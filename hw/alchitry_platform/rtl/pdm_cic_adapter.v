==> flow/design.v <==
module pdm_cic_adapter #(
  parameter NUM_MICS = 8,
  parameter CIC_BYTES = 1,
  parameter CIC_BITS = CIC_BYTES * 8,
  parameter OUT_ZERO_VALUE = -1,
  parameter OUT_ONE_VALUE = 1
) (
  (* X_INTERFACE_PARAMETER = "ASSOCIATED_BUSIF s_axis:m_axis, ASSOCIATED_RESET rst" *)
  input  wire                 clk,
  (* X_INTERFACE_PARAMETER = "POLARITY ACTIVE_HIGH" *)
  input  wire                 rst,
  input  wire                 s_axis_tvalid,
  output wire                 s_axis_tready,
  input  wire  [NUM_MICS-1:0] s_axis_tdata,
  output reg                  m_axis_tvalid,
  input  wire                 m_axis_tready,
  output reg   [CIC_BITS-1:0] m_axis_tdata,
  output reg                  m_axis_tlast
);
localparam COUNTER_WIDTH = $clog2(NUM_MICS);
reg [COUNTER_WIDTH-1:0] counter = 0;
wire skid_tvalid, skid_tready;
wire [NUM_MICS-1:0] skid_tdata;
skidbuf #(.BITS(NUM_MICS)) INPUT_SKIDBUF (
  .clk(clk), .rst(rst),
  .recv_tvalid(s_axis_tvalid), .recv_tready(s_axis_tready), .recv_tdata(s_axis_tdata), 
  .send_tvalid(skid_tvalid),   .send_tready(skid_tready),   .send_tdata(skid_tdata));
assign skid_tready = !skid_tvalid || ((counter == NUM_MICS-1) && (m_axis_tready || !m_axis_tvalid));
always @(posedge clk) begin
  if (rst) begin
    counter <= 0;
  end else if (m_axis_tready || !m_axis_tvalid) begin
    m_axis_tvalid <= skid_tvalid;
    if (skid_tvalid) begin
        if (counter == NUM_MICS-1) begin
          counter <= 0;
        end else begin
          counter <= counter + 1;
        end
        m_axis_tdata  <= skid_tdata[counter] ? OUT_ONE_VALUE : OUT_ZERO_VALUE;
        m_axis_tlast  <= (counter == NUM_MICS-1);
      end
   end
end
endmodule
module skidbuf #(
  parameter BITS            = 32,
  parameter REGISTER_OUTPUT = 1
) (
  input  logic            clk,
  input  logic            rst,
  input  logic            recv_tvalid,
  output logic            recv_tready,
  input  logic [BITS-1:0] recv_tdata,
  output logic            send_tvalid,
  input  logic            send_tready,
  output logic [BITS-1:0] send_tdata
);
logic [BITS-1:0]  skid_tdata  = '0;
logic             skid_tvalid = '0;
always_comb recv_tready = !skid_tvalid;
always_ff @(posedge clk) begin
  if (rst) begin
    skid_tvalid <= 0;
    skid_tdata  <= {BITS{1'bx}};
  end else begin
    if ((recv_tvalid && recv_tready) && (send_tvalid && !send_tready)) begin
      skid_tvalid <= 1;
      skid_tdata  <= recv_tdata;
    end else if (send_tready) begin
      skid_tvalid <= 0;
      skid_tdata  <= {BITS{1'bx}};
    end
  end
end
logic            send_tvalid_comb;
logic [BITS-1:0] send_tdata_comb;
always_comb begin
  if (rst) begin
    send_tvalid_comb = '0;
    send_tdata_comb  = {BITS{1'bx}};
  end else if (skid_tvalid) begin
    send_tvalid_comb = '1;
    send_tdata_comb  = skid_tdata;
  end else begin
    send_tvalid_comb = recv_tvalid;
    send_tdata_comb  = recv_tvalid ? recv_tdata : {BITS{1'bx}};
  end
end
generate if (REGISTER_OUTPUT) begin
  always_ff @(posedge clk) begin
    if (rst) begin
      send_tvalid <= '0;
      send_tdata  <= {BITS{1'bx}};
    end else if (!send_tvalid || send_tready) begin
      if (skid_tvalid) begin
        send_tvalid <= '1;
        send_tdata  <= skid_tdata;
      end else begin
        send_tvalid <= recv_tvalid;
        send_tdata  <= recv_tvalid ? recv_tdata : {BITS{1'bx}};
      end
    end
  end
end else begin
  always_comb begin
    if (rst) begin
      send_tvalid = '0;
      send_tdata  = {BITS{1'bx}};
    end else if (skid_tvalid) begin
      send_tvalid = '1;
      send_tdata  = skid_tdata;
    end else begin
      send_tvalid = recv_tvalid;
      send_tdata  = recv_tvalid ? recv_tdata : {BITS{1'bx}};
    end
  end
end endgenerate
endmodule
## Tool chain data of pdm_cic_adapter

What the tools print for pdm_cic_adapter, step after step.
Line numbers count from 1 in the design file above.
Operators: Yosys type, input widths -> output width; for muxes data width and select width s.
A cell with n/a has no value.

- Top: pdm_cic_adapter
- Clock input: clk
- Cell library: sky130hd
- Corner: tt_025C_1v80

## Elaborated design

Source: Yosys, flattened and elaborated, memories not mapped. Widths are those after wreduce. Registers that Yosys merges into a memory's read port (data or address) are not register bits. Print and check cells do not count. Equal cells are merged and count once.

- $add $sub $neg: 1
- Equal/unequal tests: 1
- Shifts and indexed selects: 1
- Mux-type cells: 11
- Bitwise gates (word level): 1
- Reductions and logical operators: 17

Operators with widths:

| kind | count |
|---|---|
| $mux 8 | 7 |
| $shiftx 8x3->1 | 1 |
| $logic_and 1x1->1 | 4 |
| $logic_not 1->1 | 4 |
| $reduce_and 2->1 | 2 |
| $reduce_bool 2->1 | 2 |
| $logic_or 1x1->1 | 3 |
| $add 3x1->3 const B | 1 |
| $eq 3x3->1 const B | 1 |
| $reduce_and 3->1 | 1 |
| $reduce_bool 3->1 | 1 |
| $mux 3 | 1 |
| $mux 1 | 3 |
| $not 1->1 | 1 |

- Register bits after elaboration: 31
- Input port bits: 12
- Output and inout port bits: 11

## Logic depth

Depth = most cells in a row (Yosys ltp): at word level without a register or memory, in the mapped netlist without a sequential cell, where the memories' decode and read muxes count.

- Depth after elaboration: 9
- ABC_AREA: 0
- Depth in mapped cells: 4
- Mapped depth without buffers: 4

## After synthesis

Yosys stat after the flow's synthesis: flattened, memories mapped to cells. It holds for the ABC_AREA given above (unset counts as 0); a run with the other value may have another netlist.

- Cell count: 67
- Mapped area: 1017.2 µm²
- Sequential area: 670.6 µm²
- Mapped flip-flops: 24
- Buffer cells: 8

Cells by type:

| cell type | count | area in all (µm²) |
|---|---|---|
| sky130_fd_sc_hd__edfxtp_1 | 19 | 570.547 |
| sky130_fd_sc_hd__dfxtp_1 | 5 | 100.096 |
| sky130_fd_sc_hd__mux2_1 | 8 | 90.086 |
| sky130_fd_sc_hd__buf_4 | 7 | 52.55 |
| sky130_fd_sc_hd__mux4_2 | 2 | 45.043 |
| sky130_fd_sc_hd__ha_1 | 2 | 25.024 |
| sky130_fd_sc_hd__o21ai_0 | 4 | 20.019 |
| sky130_fd_sc_hd__a21o_1 | 2 | 15.014 |
| sky130_fd_sc_hd__a21oi_1 | 3 | 15.014 |
| sky130_fd_sc_hd__nor2_1 | 4 | 15.014 |
| sky130_fd_sc_hd__mux2i_1 | 1 | 10.01 |
| sky130_fd_sc_hd__nand4b_1 | 1 | 8.758 |
| sky130_fd_sc_hd__and2b_1 | 1 | 7.507 |
| sky130_fd_sc_hd__or2b_1 | 1 | 7.507 |
| sky130_fd_sc_hd__or4_1 | 1 | 7.507 |
| sky130_fd_sc_hd__nand2b_1 | 1 | 6.256 |
| sky130_fd_sc_hd__buf_2 | 1 | 5.005 |
| sky130_fd_sc_hd__nand3_1 | 1 | 5.005 |

Other cell types: 3; their cells: 3.
The figures by module come from a second, unflattened synthesis with its own total; it is not the netlist above.

- Cells (unflattened synthesis): 71
- Area total of the unflattened synthesis: 1061.0 µm²

Rows give one instance, submodules left out.

Modules:

| module | times used | cells | area (µm²) | seq. area (µm²) |
|---|---|---|---|---|
| skidbuf #(BITS=8) | 1 | 36 | 690.7 | 520.5 |
| pdm_cic_adapter | 1 | 35 | 370.4 | 150.1 |

## Timing after synthesis

Source: OpenSTA report_checks on the synthesized netlist (no wires, ideal clock, input and output delay 20% of the period each), path of least setup slack; recovery checks are left aside. Register names are those of the netlist, which keeps one name where synthesis merged equal registers.

- Path kind: reg-to-reg
- From: reg counter[0]
- To: reg INPUT_SKIDBUF.skid_tdata[0]
- Clock period: 1620 ps
- Library setup time: 326 ps
- Launch time at the first pin: 0 ps
- Data arrival time: 1281 ps
- Path slack: 13 ps
- Delay of the path: 1607 ps
- Driving pins on the path: 5
- Path buffers: 0
- Period reached after synthesis: 1607 ps

"delay of the path" = arrival - input delay + setup time.
"driving pins on the path" counts driving pins, that of a launching flip-flop among them; a cell with two outputs on the path counts twice.
"period reached after synthesis" = period - worst setup slack (recovery checks aside). The figure is calculated, with input and output delays left at 20% of the set period.
The rows between start and end are the longest chain of elaborated cells between them; the timing report does not say that the signal goes this way. Where chains are equally long, one stands for them.
A line is the first line of the expression or statement that the cell stems from. Yosys adds cells for indexed reads and writes and turns some case tables into memories.
A register here has more assigning lines than the two given.
Only ways into the end's enable, where the timed path ends, are counted here.

- Cell sequence: sky130_fd_sc_hd__dfxtp_1 sky130_fd_sc_hd__ha_1 sky130_fd_sc_hd__ha_1 sky130_fd_sc_hd__a21o_1 sky130_fd_sc_hd__a21o_1
- Cells in the longest elaborated chain: 7
- Elaborated cells between the ends (all ways): 7
- Classes of those cells: eq/ne: 1; reduce/logical: 6

RTL lines, path post-synthesis:

| item | RTL line | RTL |
|---|---|---|
| start: declaration | 21 | `reg [COUNTER_WIDTH-1:0] counter = 0;` |
| start: assignment | 31 | `counter <= 0;` |
| start: assignment | 38 | `counter <= counter + 1;` |
| $eq 3x3->1 | 28 | `assign skid_tready = !skid_tvalid \|\| ((counter == NUM_MICS-1) && (m_axis_tready \|\| !m_axis_tvalid));` |
| $logic_and 1x1->1 | 28 |  |
| $logic_or 1x1->1 | 28 |  |
| $logic_not 1->1 | 67 | `if ((recv_tvalid && recv_tready) && (send_tvalid && !send_tready)) begin` |
| $logic_and 1x1->1 x2 | 67 |  |
| $reduce_bool 3->1 | n/a |  |
| end: assignment | 65 | `skid_tdata  <= {BITS{1'bx}};` |
| end: assignment | 69 | `skid_tdata  <= recv_tdata;` |
| end: declaration | 59 | `logic [BITS-1:0]  skid_tdata  = '0;` |

## Timing after layout

From the final timing report of run 1: the path of least setup slack in the routed layout; clock arrival at registers is part of the times.
The report prints the path's times to 10 ps; the period is as set.

- Path kind: reg-to-output
- From: reg m_axis_tlast
- To: out m_axis_tlast
- Clock period: 1570 ps
- Launch time at the first pin: 310 ps
- Data arrival time: 1180 ps
- Path slack: 80 ps
- Driving pins on the path: 2
- Path buffers: 1

- Cell sequence: sky130_fd_sc_hd__edfxtp_1 sky130_fd_sc_hd__clkdlybuf4s50_1
- Cells in the longest elaborated chain: 0
- Elaborated cells between the ends (all ways): 0
- RTL lines with such cells: 0

RTL lines, path after layout:

| item | RTL line | RTL |
|---|---|---|
| start: declaration | 18 | `output reg                  m_axis_tlast` |
| start: assignment | 41 | `m_axis_tlast  <= (counter == NUM_MICS-1);` |
| end: declaration | 18 |  |

Data sheet: physical implementation of pdm_cic_adapter

Flow measurements of pdm_cic_adapter on sky130hd: 2 stored runs with different settings, listed in no order. Input and output delays are each 20% of the period that was set; the output load is 0.01 pF.
"period reached": clock period set for the run, less the worst setup slack. It is reckoned from that one timing run; input and output delays stay at 20% of the period that was set.
By "power consumption" is meant OpenSTA's value without simulated activity: inputs other than the clock are taken to toggle once in ten clock periods, and the tool carries that through the logic.
A setting shown as n/a is not set for that run.

| name | run 1 | run 2 |
|---|---|---|
| period_ns | 1.57 | 2.47 |
| CAP_MARGIN | 20 | 20 |
| CORE_MARGIN | 2 | 2 |
| CORE_UTILIZATION | 40 | 49 |
| SLEW_MARGIN | 20 | 25 |
| SETUP_SLACK_MARGIN | n/a | -0.08 |
| PLACE_DENSITY | n/a | 0.87 |
| ABC_AREA | n/a | 0 |
| MIN_ROUTING_LAYER | n/a | met1 |
| period reached (ps) | 1491 | 2007 |
| setup slack of the worst path (ps) | 79 | 463 |
| power consumption (µW) | 1386 | 783.1 |
| utilization after layout (%) | 55.1 | 63.6 |
| area of the standard cells in the finished layout (µm²) | 1341.3 | 1247.5 |
| synthesized cell area (µm²) | 1017.2 | 1017.2 |
| die footprint (µm²) | 2962.6 | 2456.2 |
| total negative slack on setup checks (ps) | 0 | 0 |
