==> flow/design.v <==
module axi_stream_random_stall #(
  parameter DATA_BITS = 32
) (
  input  logic                  clk,
  input  logic                  rst,
  input  logic                  in_tvalid,
  output logic                  in_tready,
  input  logic [DATA_BITS-1:0]  in_tdata,
  output logic                  out_tvalid,
  input  logic                  out_tready,
  output logic [DATA_BITS-1:0]  out_tdata,
  input  logic                  block,
  input  logic                  stall
);
logic recv_tvalid, recv_tready, send_tvalid, send_tready;
logic [DATA_BITS-1:0] recv_tdata, send_tdata;
skidbuf #(.BITS(DATA_BITS)) SKID (.*);
always_comb begin
  recv_tvalid = in_tvalid   && !block;
  in_tready   = recv_tready && !block;
  recv_tdata  = recv_tvalid ? in_tdata : {DATA_BITS{1'bx}};
end
logic stall_latch = 0;
always_ff @(posedge clk) begin
  if (out_tready && !out_tvalid) stall_latch <= stall;
end
always_comb begin
  out_tvalid  = send_tvalid && !stall_latch;
  send_tready = out_tready  && !stall_latch;
  out_tdata   = out_tvalid ? send_tdata : {DATA_BITS{1'bx}};
end
endmodule
module skidbuf #(
  parameter BITS            = 32,
  parameter REGISTER_OUTPUT = 1
) (
  input  logic            clk,
  input  logic            rst,
  input  logic            recv_tvalid,
  output logic            recv_tready,
  input  logic [BITS-1:0] recv_tdata,
  output logic            send_tvalid,
  input  logic            send_tready,
  output logic [BITS-1:0] send_tdata
);
logic [BITS-1:0]  skid_tdata  = '0;
logic             skid_tvalid = '0;
always_comb recv_tready = !skid_tvalid;
always_ff @(posedge clk) begin
  if (rst) begin
    skid_tvalid <= 0;
    skid_tdata  <= {BITS{1'bx}};
  end else begin
    if ((recv_tvalid && recv_tready) && (send_tvalid && !send_tready)) begin
      skid_tvalid <= 1;
      skid_tdata  <= recv_tdata;
    end else if (send_tready) begin
      skid_tvalid <= 0;
      skid_tdata  <= {BITS{1'bx}};
    end
  end
end
logic            send_tvalid_comb;
logic [BITS-1:0] send_tdata_comb;
always_comb begin
  if (rst) begin
    send_tvalid_comb = '0;
    send_tdata_comb  = {BITS{1'bx}};
  end else if (skid_tvalid) begin
    send_tvalid_comb = '1;
    send_tdata_comb  = skid_tdata;
  end else begin
    send_tvalid_comb = recv_tvalid;
    send_tdata_comb  = recv_tvalid ? recv_tdata : {BITS{1'bx}};
  end
end
generate if (REGISTER_OUTPUT) begin
  always_ff @(posedge clk) begin
    if (rst) begin
      send_tvalid <= '0;
      send_tdata  <= {BITS{1'bx}};
    end else if (!send_tvalid || send_tready) begin
      if (skid_tvalid) begin
        send_tvalid <= '1;
        send_tdata  <= skid_tdata;
      end else begin
        send_tvalid <= recv_tvalid;
        send_tdata  <= recv_tvalid ? recv_tdata : {BITS{1'bx}};
      end
    end
  end
end else begin
  always_comb begin
    if (rst) begin
      send_tvalid = '0;
      send_tdata  = {BITS{1'bx}};
    end else if (skid_tvalid) begin
      send_tvalid = '1;
      send_tdata  = skid_tdata;
    end else begin
      send_tvalid = recv_tvalid;
      send_tdata  = recv_tvalid ? recv_tdata : {BITS{1'bx}};
    end
  end
end endgenerate
endmodule
Reports on axi_stream_random_stall
The steps from the RTL of axi_stream_random_stall to its reports follow in flow order.
Lines are those of the file above, counted from 1.
Operators: Yosys type, input widths -> output width; for muxes data width and select width s.
A cell with -- has no value.

inputs
  top = axi_stream_random_stall
  clock input = clk
  standard-cell library = sky130hd
  corner = tt_025C_1v80

After elaboration
Counts by Yosys on the flattened word-level netlist (proc, flatten, opt, wreduce; memories kept). Register bits leave out memories and registers merged into their read ports (data or address). Print and check cells are left out. Cells with the same type and inputs are merged into one.

bit counts
  flip-flop bits (word level) = 67
  output and inout port bits = 34
  cells after elaboration = 34

cells by class
  mux-type cells = 11
  reduce/logical cells = 18

operators with widths
  kind               number
  $mux 32            8
  $logic_and 1x1->1  8
  $logic_not 1->1    6
  $reduce_bool 2->1  2
  $reduce_bool 3->1  1
  $mux 1             3
  $logic_or 1x1->1   1

Depth
Depth = most cells in a row (Yosys ltp): at word level without a register or memory, in the mapped netlist without a sequential cell, where the memories' decode and read muxes count.

depth
  word-level depth = 7
  ABC_AREA = 0
  depth in mapped cells = 4

Netlist
The flow's flattened synthesis, as Yosys stat reports it; memories are mapped. The netlist is that of the ABC_AREA named above (0 if unset); the other value can give another one.
The area totals of this step are shown rounded.

synthesis totals
  standard cells after synthesis = 116
  synthesis area = 2582 um^2
  mapped flip-flops = 67

cells by type
  type                       number  area in all (um^2)
  sky130_fd_sc_hd__edfxtp_1  65      1.95E+03
  sky130_fd_sc_hd__mux2_4    26      390.374
  sky130_fd_sc_hd__mux2_2    6       67.565
  sky130_fd_sc_hd__buf_12    2       40.038
  sky130_fd_sc_hd__dfxtp_1   2       40.038
  sky130_fd_sc_hd__nor2b_1   5       31.28
  sky130_fd_sc_hd__buf_6     2       22.522
  sky130_fd_sc_hd__a211oi_1  1       7.507
  sky130_fd_sc_hd__nand2_1   2       7.507
  sky130_fd_sc_hd__nor2_1    2       7.507
  sky130_fd_sc_hd__nand2b_1  1       6.256
  sky130_fd_sc_hd__a21oi_1   1       5.005
  sky130_fd_sc_hd__o21ai_0   1       5.005

The figures by module come from a second, unflattened synthesis with its own total; it is not the netlist above.

second synthesis, totals
  cell total of the unflattened synthesis = 117
  area (unflattened synthesis) = 2604 um^2

Each row is one instance without its submodules.

by module
  module                   times used  cells  area (um^2)  seq. area (um^2)
  skidbuf #(BITS=32)       1           111    2537         1962
  axi_stream_random_stall  1           6      66.3         30.0

Path before layout
OpenSTA on the mapped netlist: ideal clock, no wires. The path of least setup slack (recovery checks aside). Input and output delay are each 20% of the period. Register names are those of the netlist, which keeps one name where synthesis merged equal registers.

timing post-synthesis
  kind = input port to flip-flop
  start point = in in_tvalid
  end point = reg SKID.skid_tdata[0]
  clock period = 8760 ps
  external input delay = 1752 ps
  data arrival time = 4282 ps
  slack = 4013 ps
  path delay = 2996 ps
  stages = 3
  buffers on the path = 0
  period reached after synthesis = 4747 ps

"path delay" = arrival - input delay + setup time.
"stages" counts driving pins, that of a launching flip-flop among them; a cell with two outputs on the path counts twice.
"period reached after synthesis" is the clock period less the worst setup slack; recovery checks do not enter. This is arithmetic on one report: input and output delays are still those of the set period (20% each).
Between the ends stands the longest chain of elaborated cells between them, by number of cells; it is not shown to be the way that was timed. Of several equally long chains one is given.
Each line given opens the expression or statement behind the cell; cells for indexed reads and writes are added by Yosys, which also makes memories of some case tables.
A register here has more assigning lines than the two given.
The path ends at the enable pin of a flip-flop; only ways to that pin are counted.

on the way, post-synthesis
  cells stage by stage = sky130_fd_sc_hd__nor2b_1 sky130_fd_sc_hd__nand2_1 sky130_fd_sc_hd__o21ai_0
  cells in the longest elaborated chain = 4
  elaborated cells on any way between the ends = 4
  source lines of those cells = 2
  classes of those cells = 4 x reduce/logical

RTL lines, path post-synthesis
  what                  RTL line  RTL
  start, declared       6         input  logic                  in_tvalid,
  $logic_and 1x1->1     19        recv_tvalid = in_tvalid   && !block;
  $logic_and 1x1->1 x2  54        if ((recv_tvalid && recv_tready) && (send_tvalid && !send_tready)) begin
  $reduce_bool 3->1     --
  end, assigned         52        skid_tdata  <= {BITS{1'bx}};
  end, assigned         56        skid_tdata  <= recv_tdata;
  end, declared         46        logic [BITS-1:0]  skid_tdata  = '0;

Path in the finished layout
From the final timing report of entry A: the path of least setup slack in the routed layout; clock arrival at registers is part of the times.
The report prints the path's times to 10 ps; the period is as set.

timing post-layout
  kind = input port to output port
  start point = in block
  end point = out in_tready
  clock period = 5580 ps
  external input delay = 1120 ps
  data arrival time = 2170 ps
  slack = 2290 ps
  stages = 3
  buffers on the path = 2

Between the ends stands the longest chain of elaborated cells between them, by number of cells; it is not shown to be the way that was timed. Of several equally long chains one is given.

on the way, post-layout
  cells stage by stage = sky130_fd_sc_hd__clkdlybuf4s50_1 sky130_fd_sc_hd__nor2_1 sky130_fd_sc_hd__clkdlybuf4s50_1
  cells in the longest elaborated chain = 2
  elaborated cells on any way between the ends = 2
  classes of those cells = 2 x reduce/logical

RTL lines, path post-layout
  what               RTL line  RTL
  start, declared    12        input  logic                  block,
  $logic_not 1->1    20        in_tready   = recv_tready && !block;
  $logic_and 1x1->1  20
  end, declared      7         output logic                  in_tready,

Appendix: measured runs

Top module axi_stream_random_stall; platform sky130hd; tools Yosys and OpenROAD; 2 stored runs in no particular order. Input and output delays are each 20% of the period that was set; the output load is 0.01 pF.
By "overall power" is meant OpenSTA's value without simulated activity: inputs other than the clock are taken to toggle once in ten clock periods, and the tool carries that through the logic.
Results are given in rounded form.
A setting shown as - is not set for that run.

name                                    entry A  entry B
period_ns                               5.58     3.83
CORE_UTILIZATION                        36       64
PLACE_DENSITY_LB_ADDON                  0.02     -
CORE_MARGIN                             10       2
CELL_PAD_IN_SITES_GLOBAL_PLACEMENT      1        -
CELL_PAD_IN_SITES_DETAIL_PLACEMENT      0        -
TNS_END_PERCENT                         25       5
CAP_MARGIN                              20       20
SLEW_MARGIN                             20       20
SETUP_SLACK_MARGIN                      -        0.34
PLACE_DENSITY                           -        0.59
GPL_TIMING_DRIVEN                       -        0
CTS_CLUSTER_DIAMETER                    -        25
MIN_ROUTING_LAYER                       -        met2
Yosys chip area after synthesis (um^2)  2582     2582
utilization after routing (%)           51.3     90.0
worst slack on setup checks (ps)        2291     1212
overall power (mW)                      1.039    1.580
lowest hold slack (ps)                  546      551
die footprint (um^2)                    10960    4559
