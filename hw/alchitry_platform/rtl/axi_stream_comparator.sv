==> flow/design.v <==
module axi_stream_comparator #(
  parameter DATA_BITS = 32,
  parameter COUNT_BITS = 32
) (
  input  logic                  clk,
  input  logic                  rst,
  input  logic                  in1_tvalid,
  output logic                  in1_tready,
  input  logic [DATA_BITS-1:0]  in1_tdata,
  input  logic                  in2_tvalid,
  output logic                  in2_tready,
  input  logic [DATA_BITS-1:0]  in2_tdata,
  output logic                  transfer,
  output logic [COUNT_BITS-1:0] transfer_count,
  output logic                  transfer_mismatch,
  output logic                  transfer_mismatch_latch,
  output logic [DATA_BITS-1:0]  mismatch_tdata1,
  output logic [DATA_BITS-1:0]  mismatch_tdata2
);
assign in1_tready = in2_tvalid || !in1_tvalid;
assign in2_tready = in1_tvalid || !in2_tvalid;
always_ff @(posedge clk) begin
  if (rst) begin
    transfer                <= 0;
    transfer_count          <= 0;
    transfer_mismatch       <= 0;
    transfer_mismatch_latch <= 0;
    mismatch_tdata1         <= {DATA_BITS{1'bx}};
    mismatch_tdata2         <= {DATA_BITS{1'bx}};
  end else if (in1_tvalid && in2_tvalid) begin
    transfer                <= 1;
    transfer_count          <= transfer_count + 1;
    if (in1_tdata != in2_tdata) begin
      transfer_mismatch       <= 1;
      transfer_mismatch_latch <= 1;
      mismatch_tdata1         <= in1_tdata;
      mismatch_tdata2         <= in2_tdata;
    end
  end else begin
    transfer                <= 0;
    transfer_mismatch       <= 0;
  end
end
endmodule
Tool chain data of axi_stream_comparator
What the tools print for axi_stream_comparator, step after step.
Line numbers count from 1 in the design file above.
Operators: Yosys type, input widths -> output width; for muxes data width and select width s.
Cell names lack the library's common part.
{ "inputs": {"design": "axi_stream_comparator", "clk_port": "clk", "library": "sky130hd", "lib_corner": "tt_025C_1v80"} }

Elaborated design
Counts by Yosys on the flattened word-level netlist (proc, flatten, opt, wreduce; memories kept). Register bits leave out memories and registers merged into their read ports (data or address). Print and check cells are left out. Cells with the same type and inputs are merged into one.
{ "bits": {"reg_bits": 99, "inputBits": 68, "out_inout_bits": 101, "wordCells": 26} }
{ "op_classes": {"addsub": 1, "eq_ne": 1, "muxes": 7, "bitwise": 1, "n_reduce_logical": 10} }
{ "op_table": {"columns": ["cell", "n"], "rows": [
  ["$mux 32", 6],
  ["$add 32x1->32 const B", 1],
  ["$ne 32x32->1", 1],
  ["$reduce_and 2->1", 2],
  ["$reduce_bool 2->1", 2],
  ["$logic_or 1x1->1", 2],
  ["$logic_not 1->1", 2],
  ["$reduce_or 2->1", 1],
  ["$logic_and 1x1->1", 1],
  ["$not 1->1", 1],
  ["$mux 1", 1]
]} }

Logic depth
Yosys ltp: most cells in a row. Word level: on the elaborated netlist, between registers, memories and ports. Mapped: between sequential cells and ports; inverters and the memories' decode and read muxes count.
{ "depth": {"depth_word": 4, "ABC_AREA": 0, "depth_mapped": 6} }

Netlist
The flow's flattened synthesis, as Yosys stat reports it; memories are mapped. The netlist is that of the ABC_AREA named above (0 if unset); the other value can give another one.
The area totals of this step are shown rounded.
{ "types": {"columns": ["type", "n"], "rows": [
  ["edfxtp_1", 64],
  ["dfxtp_1", 35],
  ["xor2_1", 49],
  ["nor2_1", 31],
  ["xnor2_1", 8],
  ["nand3_1", 13],
  ["nor4_4", 3],
  ["nand4_1", 9],
  ["nor4_1", 9],
  ["nand2_1", 12],
  ["and3_1", 6],
  ["or3_1", 6],
  ["a21oi_1", 6],
  ["o21ai_0", 5],
  ["nand4_4", 1],
  ["nand3_2", 2],
  ["and4_1", 2],
  ["mux2_4", 1]
]} }
Not listed: further types 16, cells in them 20.
{ "mapped": {"cell_count": 282, "area_mm2": 0.00387, "flip_flops": 99, "n_buf": 4} }

Path before layout
Path of least setup slack by OpenSTA after synthesis, without wires, with an ideal clock, recovery checks aside; 20% of the period is set as input and as output delay. Where synthesis merged equal registers, the netlist keeps one of their names.
{ "synth_timing": {"path_kind": "input to register", "start": "input in1_tdata[31]", "end": "register mismatch_tdata1[0]", "period_ns": 8.02, "input_delay_ns": 1.604, "arrival_time_ns": 4.943, "t_required_ns": 7.521, "path_slack_ns": 2.578, "delay_ns": 3.838, "path_stages": 5, "synth_period_reached_ns": 5.442} }
"delay_ns" is the arrival time less input delay plus setup time.
"path_stages": output pins that drive a net of the path, with the launching flip-flop's if there is one; two outputs of one cell count as two.
"synth_period_reached_ns" = period - worst setup slack (recovery checks aside). The figure is calculated, with input and output delays left at 20% of the set period.
Between the ends stands the longest chain of elaborated cells between them, by number of cells; it is not shown to be the way that was timed. Of several equally long chains one is given.
Each line given opens the expression or statement behind the cell; cells for indexed reads and writes are added by Yosys, which also makes memories of some case tables.
The path ends at the enable pin of a flip-flop; only ways to that pin are counted.
{ "synth_via": {"path_cell_list": "xor2_1 nor4_1 nand4_1 nor2_1 o21bai_1", "elab_chain_len": 3} }
{ "synth_lines": {"columns": ["element", "line", "source"], "rows": [
  ["start: declaration", 9, "input  logic [DATA_BITS-1:0]  in1_tdata,"],
  ["$ne 32x32->1", 33, "if (in1_tdata != in2_tdata) begin"],
  ["$reduce_bool 2->1", null, null],
  ["$reduce_and 2->1", null, null],
  ["end: assignment", 28, "mismatch_tdata1         <= {DATA_BITS{1'bx}};"],
  ["end: assignment", 36, "mismatch_tdata1         <= in1_tdata;"],
  ["end: declaration", 17, "output logic [DATA_BITS-1:0]  mismatch_tdata1,"]
]} }

Timing after layout
From the final timing report of entry A: the path of least setup slack in the routed layout; clock arrival at registers is part of the times.
{ "layout_timing": {"path_kind": "input to output", "start": "input in2_tvalid", "end": "output in2_tready", "period_ns": 8.27, "input_delay_ns": 1.65, "out_delay_ns": 1.65, "arrival_time_ns": 3.06, "t_required_ns": 6.62, "path_slack_ns": 3.55, "path_stages": 3} }
Between the ends stands the longest chain of elaborated cells between them, by number of cells; it is not shown to be the way that was timed. Of several equally long chains one is given.
{ "layout_via": {"path_cell_list": "clkdlybuf4s50_1 or2b_2 clkdlybuf4s50_1", "elab_chain_len": 2} }
{ "layout_lines": {"columns": ["element", "line", "source"], "rows": [
  ["start: declaration", 10, "input  logic                  in2_tvalid,"],
  ["$logic_not 1->1", 21, "assign in2_tready = in1_tvalid || !in2_tvalid;"],
  ["$logic_or 1x1->1", 21, null],
  ["end: declaration", 11, "output logic                  in2_tready,"]
]} }

==> results <==
Stored flow runs of axi_stream_comparator (2 of them; Yosys, OpenROAD, sky130hd). They differ in their settings and are not a sequence. Constraints: input delay and output delay 20% of the set period each, output load 0.01 pF.
"achievedPeriod_ns": clock period set for the run, less the worst setup slack. It is reckoned from that one timing run; input and output delays stay at 20% of the period that was set.
By "worst_path_ns" is meant the share of the clock period that the worst setup path is allowed (20% is reserved at inputs, 20% at outputs), minus its slack. Clock arrival times at its registers enter into it.
"total_power_mw" rests on the timing tool's default activity at the inputs, not on a simulated workload.
Measured values are rounded.

Entry A
==> flow/run.sh <==
#!/bin/bash
# the make line also repeats the synthesis and layout settings of config.mk as NAME=value (left out here)
make -C /OpenROAD-flow-scripts/flow DESIGN_CONFIG=/design/flow/config.mk WORK_HOME=/design/flow/orfs CLKGATE_MAP_FILE= finish
==> flow/config.mk <==
export PLATFORM = sky130hd
export DESIGN_NAME = axi_stream_comparator
export DESIGN_NICKNAME = axi_stream_comparator
export VERILOG_FILES = /design/flow/design.v
export SDC_FILE = /design/flow/constraint.sdc
export NUM_CORES = 4
export LEC_CHECK = 0
export CAP_MARGIN = 20
export CORE_MARGIN = 4
export CORE_UTILIZATION = 34
export CTS_CLUSTER_SIZE = 87
export GPL_TIMING_DRIVEN = 0
export MIN_ROUTING_LAYER = met2
export PLACE_DENSITY_LB_ADDON = 0.18
export SLEW_MARGIN = 0
==> flow/constraint.sdc <==
create_clock -name core_clock -period 8.27 [get_ports {clk}]
set_input_delay 1.6540 -clock core_clock [delete_from_list [all_inputs] [get_ports {clk}]]
set_output_delay 1.6540 -clock core_clock [all_outputs]
set_load 0.01 [all_outputs]

==> results of entry A, as JSON <==
{
  "synth_chip_area_mm2": 0.00387,
  "holdWs_ns": 0.469,
  "achievedPeriod_ns": 4.716,
  "setup_worst_slack_ns": 3.55,
  "dieArea_mm2": 0.0131,
  "tns_ns": 0.000,
  "finish.stdcell_area_mm2": 0.00609,
  "final_util_pct": 55.4,
  "total_power_mw": 1.17,
  "worst_path_ns": 1.41,
  "timing.worst_path_kind": "input to output"
}

Entry B
==> flow/run.sh <==
#!/bin/bash
# the make line also repeats the synthesis and layout settings of config.mk as NAME=value (left out here)
make -C /OpenROAD-flow-scripts/flow DESIGN_CONFIG=/design/flow/config.mk WORK_HOME=/design/flow/orfs CLKGATE_MAP_FILE= finish
==> flow/config.mk <==
export PLATFORM = sky130hd
export DESIGN_NAME = axi_stream_comparator
export DESIGN_NICKNAME = axi_stream_comparator
export VERILOG_FILES = /design/flow/design.v
export SDC_FILE = /design/flow/constraint.sdc
export NUM_CORES = 4
export LEC_CHECK = 0
export ABC_AREA = 1
export CAP_MARGIN = 20
export CELL_PAD_IN_SITES_GLOBAL_PLACEMENT = 2
export CORE_MARGIN = 10
export CORE_UTILIZATION = 47
export MAX_ROUTING_LAYER = met4
export MIN_ROUTING_LAYER = met2
export PLACE_DENSITY_LB_ADDON = 0.22
export SETUP_SLACK_MARGIN = -0.01
export SLEW_MARGIN = 35
export TNS_END_PERCENT = 100
==> flow/constraint.sdc <==
create_clock -name core_clock -period 4.48 [get_ports {clk}]
set_input_delay 0.8960 -clock core_clock [delete_from_list [all_inputs] [get_ports {clk}]]
set_output_delay 0.8960 -clock core_clock [all_outputs]
set_load 0.01 [all_outputs]

==> results of entry B, as JSON <==
{
  "outcome": "unfinished; error FLW-0024 in placement"
}
